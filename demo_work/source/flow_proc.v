==> flow/design.v <==
module flow_proc #(
	parameter DATA_WIDTH = 8
)(
	input						clk				,
	input						rst_n			,
	input						data_in_vld		,
	input						sop_in_vld		,
	input						eop_in_vld		,
	input  [DATA_WIDTH-1:0]		data_in			,
	output reg						data_out_vld	,
	output reg						sop_out_vld		,
	output reg						eop_out_vld		,
	output reg[DATA_WIDTH-1:0]		data_out		,
	output						fb_vld			,
	output						fb_eop			,
	output						fb_cnt			
);
	reg						data_in_vld_ff1	;
	reg						sop_in_vld_ff1;
	reg						eop_in_vld_ff1;
	reg [DATA_WIDTH-1:0]	data_in_ff1;
	reg [31:0]				data_id_cnt[(2<<DATA_WIDTH-1) -1:0];
	wire [DATA_WIDTH-1:0] data_in_merge = data_in_ff1 ^ data_in;
	always @(posedge clk or negedge rst_n)begin
		if(rst_n == 1'b0)begin
			data_in_vld_ff1 <= 1'b0;
			sop_in_vld_ff1	 <= 1'b0;
			eop_in_vld_ff1   <= 1'b0;
			data_in_ff1      <= {DATA_WIDTH{1'b0}};
		end
		else begin
			data_in_vld_ff1 <= data_in_vld;
			sop_in_vld_ff1	 <= sop_in_vld;
			eop_in_vld_ff1	 <= eop_in_vld;
			data_in_ff1	 	 <= data_in;
		end
	end
	wire 					pre_data_out_vld = data_in_vld_ff1;
	wire 					pre_sop_out_vld  = sop_in_vld_ff1;
	wire 					pre_eop_out_vld  = eop_in_vld_ff1;	
	wire [DATA_WIDTH-1:0] 	pre_data_out     = {DATA_WIDTH{eop_in_vld_ff1}}  & data_in_ff1 |
										   {DATA_WIDTH{~eop_in_vld_ff1}} & data_in_merge;
	always @(posedge clk or negedge rst_n)begin
		if(rst_n == 1'b0)begin
			data_out_vld <= 1'b0;
			sop_out_vld	 <= 1'b0;
			eop_out_vld   <= 1'b0;
			data_out      <= {DATA_WIDTH{1'b0}};
		end
		else begin
			data_out_vld <= pre_data_out_vld;
			sop_out_vld	 <= pre_sop_out_vld;
			eop_out_vld	 <= pre_eop_out_vld;
			data_out	 <= pre_data_out;
		end
	end
	genvar i;
	generate
		for(i=0;i<(2<<DATA_WIDTH-1);i=i+1)begin
			always @(posedge clk) begin
				if(rst_n == 1'b0)begin
					data_id_cnt[i] <= 32'b0;
				end
				else if(sop_in_vld & data_in == i)begin
					data_id_cnt[i] <= data_id_cnt[i] + 32'b1;
				end
				else begin
					data_id_cnt[i] <= data_id_cnt[i];
				end
			end
		end
	endgenerate	
endmodule
# Step by step through the tools: flow_proc

What the tools print for flow_proc, step after step.
Line numbers count from 1 in the design file above.
Operators: Yosys type, input widths -> output width; for muxes data width and select width s.
A cell with - has no value.

Top module: flow_proc
Clock input: clk
Library: sky130hd
Timing corner: tt_025C_1v80

# Elaborated design

Yosys after proc, flatten, opt, wreduce and memory -nomap, before mapping. Enables and synchronous resets that opt folds into registers are not counted as muxes. Print and check cells are not counted. Equal cells are merged and count once.

$add $sub $neg: 0
Multipliers: 0
Divide/modulo/power cells: 0
$lt $le $gt $ge: 0
Equality and inequality tests: 0
Shift operators: 0
Mux-type cells: 0
Bitwise logic cells: 5
Reduce/logical cells: 0

Operators by type and width:

| cell        | number |
| $and 8x8->8 | 2 |
| $or 8x8->8  | 1 |
| $xor 8x8->8 | 1 |
| $not 1->1   | 1 |

Bits in registers: 22
Latch bits: 0
Bits in writable memories: 0
Memory bits (read-only): 0
Clocked read ports x word width: 0
Memory cells: 0
Input port bits: 13
Output and inout port bits: 14
Word-level cells: 13

# Longest topological paths

Yosys ltp: most cells in a row. Word level: on the elaborated netlist, between registers, memories and ports. Mapped: between sequential cells and ports; inverters and the memories' decode and read muxes count.

Depth in word-level cells: 3
ABC_AREA: 0
Gate-level depth with buffers: 2
Gate-level depth less buffers: 2

# Synthesis result

Yosys stat after the flow's synthesis: flattened, memories mapped to cells. It holds for the ABC_AREA given above (unset counts as 0); a run with the other value may have another netlist.

Cells by type:

| cell type                 | number | total area (µm²) |
| sky130_fd_sc_hd__dfrtp_1  | 22     | 550.528 |
| sky130_fd_sc_hd__xnor2_1  | 8      | 70.067 |
| sky130_fd_sc_hd__nand2b_1 | 7      | 43.792 |
| sky130_fd_sc_hd__buf_4    | 3      | 22.522 |
| sky130_fd_sc_hd__nand2b_4 | 1      | 13.763 |
| sky130_fd_sc_hd__conb_1   | 1      | 3.754 |

Cell count: 42
Mapped area: 0.0007044 mm²
Area of sequential cells: 0.0005505 mm²
Flip-flop cells: 22
Buffers: 3

# Worst setup path after synthesis

Source: OpenSTA report_checks on the synthesized netlist (no wires, ideal clock, input and output delay 20% of the period each), path of least setup slack; recovery checks are left aside. Register names are those of the netlist, which keeps one name where synthesis merged equal registers.

Kind: register to register
Start point: reg eop_in_vld_ff1
End point: reg data_out[0]
Period: 950 ps
Setup time: 123 ps
Time at the first pin: 0 ps
Arrival: 671 ps
Data required time: 827 ps
Slack: 156 ps
Delay of the path: 794 ps
Stages: 3
Path buffers: 0
Synthesis period reached: 794 ps

"delay of the path" is the arrival time less input delay plus setup time.
"stages": output pins that drive a net of the path, with the launching flip-flop's if there is one; two outputs of one cell count as two.
"synthesis period reached" = period - worst setup slack (recovery checks aside). The figure is calculated, with input and output delays left at 20% of the set period.
The rows between start and end are the longest chain of elaborated cells between them; the timing report does not say that the signal goes this way. Where chains are equally long, one stands for them.
Each line given opens the expression or statement behind the cell; cells for indexed reads and writes are added by Yosys, which also makes memories of some case tables.

Cells stage by stage: sky130_fd_sc_hd__dfrtp_1 sky130_fd_sc_hd__nand2b_1 sky130_fd_sc_hd__xnor2_1
Cells in the longest elaborated chain: 3
Elaborated cells between the ends (all ways): 4
Source lines of those cells: 2
Those cells by class: logic (4)

Ends and longest elaborated chain, after synthesis:

| item          | RTL line | text |
| from (decl)   | 20       | `reg eop_in_vld_ff1;` |
| from (assign) | 28       | `eop_in_vld_ff1 <= 1'b0;` |
| from (assign) | 34       | `eop_in_vld_ff1 <= eop_in_vld;` |
| $not 1->1     | 42       | `{DATA_WIDTH{~eop_in_vld_ff1}} & data_in_merge;` |
| $and 8x8->8   | 42       |  |
| $or 8x8->8    | 41       | `wire [DATA_WIDTH-1:0] pre_data_out = {DATA_WIDTH{eop_in_vld_ff1}} & data_in_ff1 \|` |
| to (assign)   | 48       | `data_out <= {DATA_WIDTH{1'b0}};` |
| to (assign)   | 54       | `data_out <= pre_data_out;` |
| to (decl)     | 13       | `output reg[DATA_WIDTH-1:0] data_out ,` |

# Path in the finished layout

From the final timing report of run A: the path of least setup slack in the routed layout; clock arrival at registers is part of the times.
The report prints the path's times to 10 ps; the period is as set.

Kind: register to output
Start point: reg data_out[5]
End point: out data_out[5]
Period: 983 ps
Output delay: 200 ps
Time at the first pin: 260 ps
Arrival: 750 ps
Data required time: 790 ps
Slack: 30 ps
Stages: 2
Path buffers: 1

Cells stage by stage: sky130_fd_sc_hd__dfrtp_1 sky130_fd_sc_hd__buf_2
Cells in the longest elaborated chain: 0
Elaborated cells between the ends (all ways): 0
Source lines of those cells: 0

Ends and longest elaborated chain, post-layout:

| item          | RTL line | text |
| from (decl)   | 13       | `output reg[DATA_WIDTH-1:0] data_out ,` |
| from (assign) | 48       | `data_out <= {DATA_WIDTH{1'b0}};` |
| from (assign) | 54       | `data_out <= pre_data_out;` |
| to (decl)     | 13       |  |

--- measured runs ---
Measured results for flow_proc: 2 stored runs of the Yosys and OpenROAD flow on sky130hd. The settings differ; the order carries no meaning. The constraints put input and output delay at 20% of the set period each and load the outputs with 0.01 pF.
By "clock period reached" is meant the clock period of the run minus its worst setup slack. This is arithmetic on one report: input and output delays are still those of the set period (20% each).
"overall power" rests on the timing tool's default activity at the inputs, not on a simulated workload.

## Run A

==> flow/run.sh <==
#!/bin/bash
# the make line also repeats the synthesis and layout settings of config.mk as NAME=value (left out here)
make -C /OpenROAD-flow-scripts/flow DESIGN_CONFIG=/design/flow/config.mk WORK_HOME=/design/flow/orfs CLKGATE_MAP_FILE= finish
==> flow/config.mk <==
export PLATFORM = sky130hd
export DESIGN_NAME = flow_proc
export DESIGN_NICKNAME = flow_proc
export VERILOG_FILES = /design/flow/design.v
export SDC_FILE = /design/flow/constraint.sdc
export NUM_CORES = 4
export LEC_CHECK = 0
export CAP_MARGIN = 20
export CELL_PAD_IN_SITES_GLOBAL_PLACEMENT = 2
export CORE_ASPECT_RATIO = 0.55
export CORE_MARGIN = 9
export CORE_UTILIZATION = 24
export PLACE_DENSITY_LB_ADDON = 0.07
export SLEW_MARGIN = 20
export TNS_END_PERCENT = 50
==> flow/constraint.sdc <==
create_clock -name core_clock -period 0.983 [get_ports {clk}]
set_input_delay 0.1966 -clock core_clock [delete_from_list [all_inputs] [get_ports {clk}]]
set_output_delay 0.1966 -clock core_clock [all_outputs]
set_load 0.01 [all_outputs]

| result of run A | value |
|---|---|
| standard-cell area of the final layout | 0.000996 mm² |
| synthesized cell area | 0.0007044 mm² |
| setup slack of the worst path | 33 ps |
| final utilization | 36.0 % |
| clock period reached | 950 ps |
| overall power | 1.813 mW |
| overall die area | 0.0052973 mm² |

## Run B

==> flow/run.sh <==
#!/bin/bash
# the make line also repeats the synthesis and layout settings of config.mk as NAME=value (left out here)
make -C /OpenROAD-flow-scripts/flow DESIGN_CONFIG=/design/flow/config.mk WORK_HOME=/design/flow/orfs CLKGATE_MAP_FILE= finish
==> flow/config.mk <==
export PLATFORM = sky130hd
export DESIGN_NAME = flow_proc
export DESIGN_NICKNAME = flow_proc
export VERILOG_FILES = /design/flow/design.v
export SDC_FILE = /design/flow/constraint.sdc
export NUM_CORES = 4
export LEC_CHECK = 0
export CAP_MARGIN = 20
export CELL_PAD_IN_SITES_DETAIL_PLACEMENT = 0
export CELL_PAD_IN_SITES_GLOBAL_PLACEMENT = 0
export CORE_ASPECT_RATIO = 0.94
export CORE_MARGIN = 2
export CORE_UTILIZATION = 51
export CTS_CLUSTER_SIZE = 32
export GPL_TIMING_DRIVEN = 1
export MAX_ROUTING_LAYER = met4
export SLEW_MARGIN = 0
export TNS_END_PERCENT = 55
==> flow/constraint.sdc <==
create_clock -name core_clock -period 1.42 [get_ports {clk}]
set_input_delay 0.2840 -clock core_clock [delete_from_list [all_inputs] [get_ports {clk}]]
set_output_delay 0.2840 -clock core_clock [all_outputs]
set_load 0.01 [all_outputs]

| result of run B | value |
|---|---|
| standard-cell area of the final layout | 0.0009534 mm² |
| synthesized cell area | 0.0007044 mm² |
| setup slack of the worst path | 191 ps |
| final utilization | 77.4 % |
| clock period reached | 1229 ps |
| overall power | 1.070 mW |
| overall die area | 0.0016945 mm² |
--- end ---
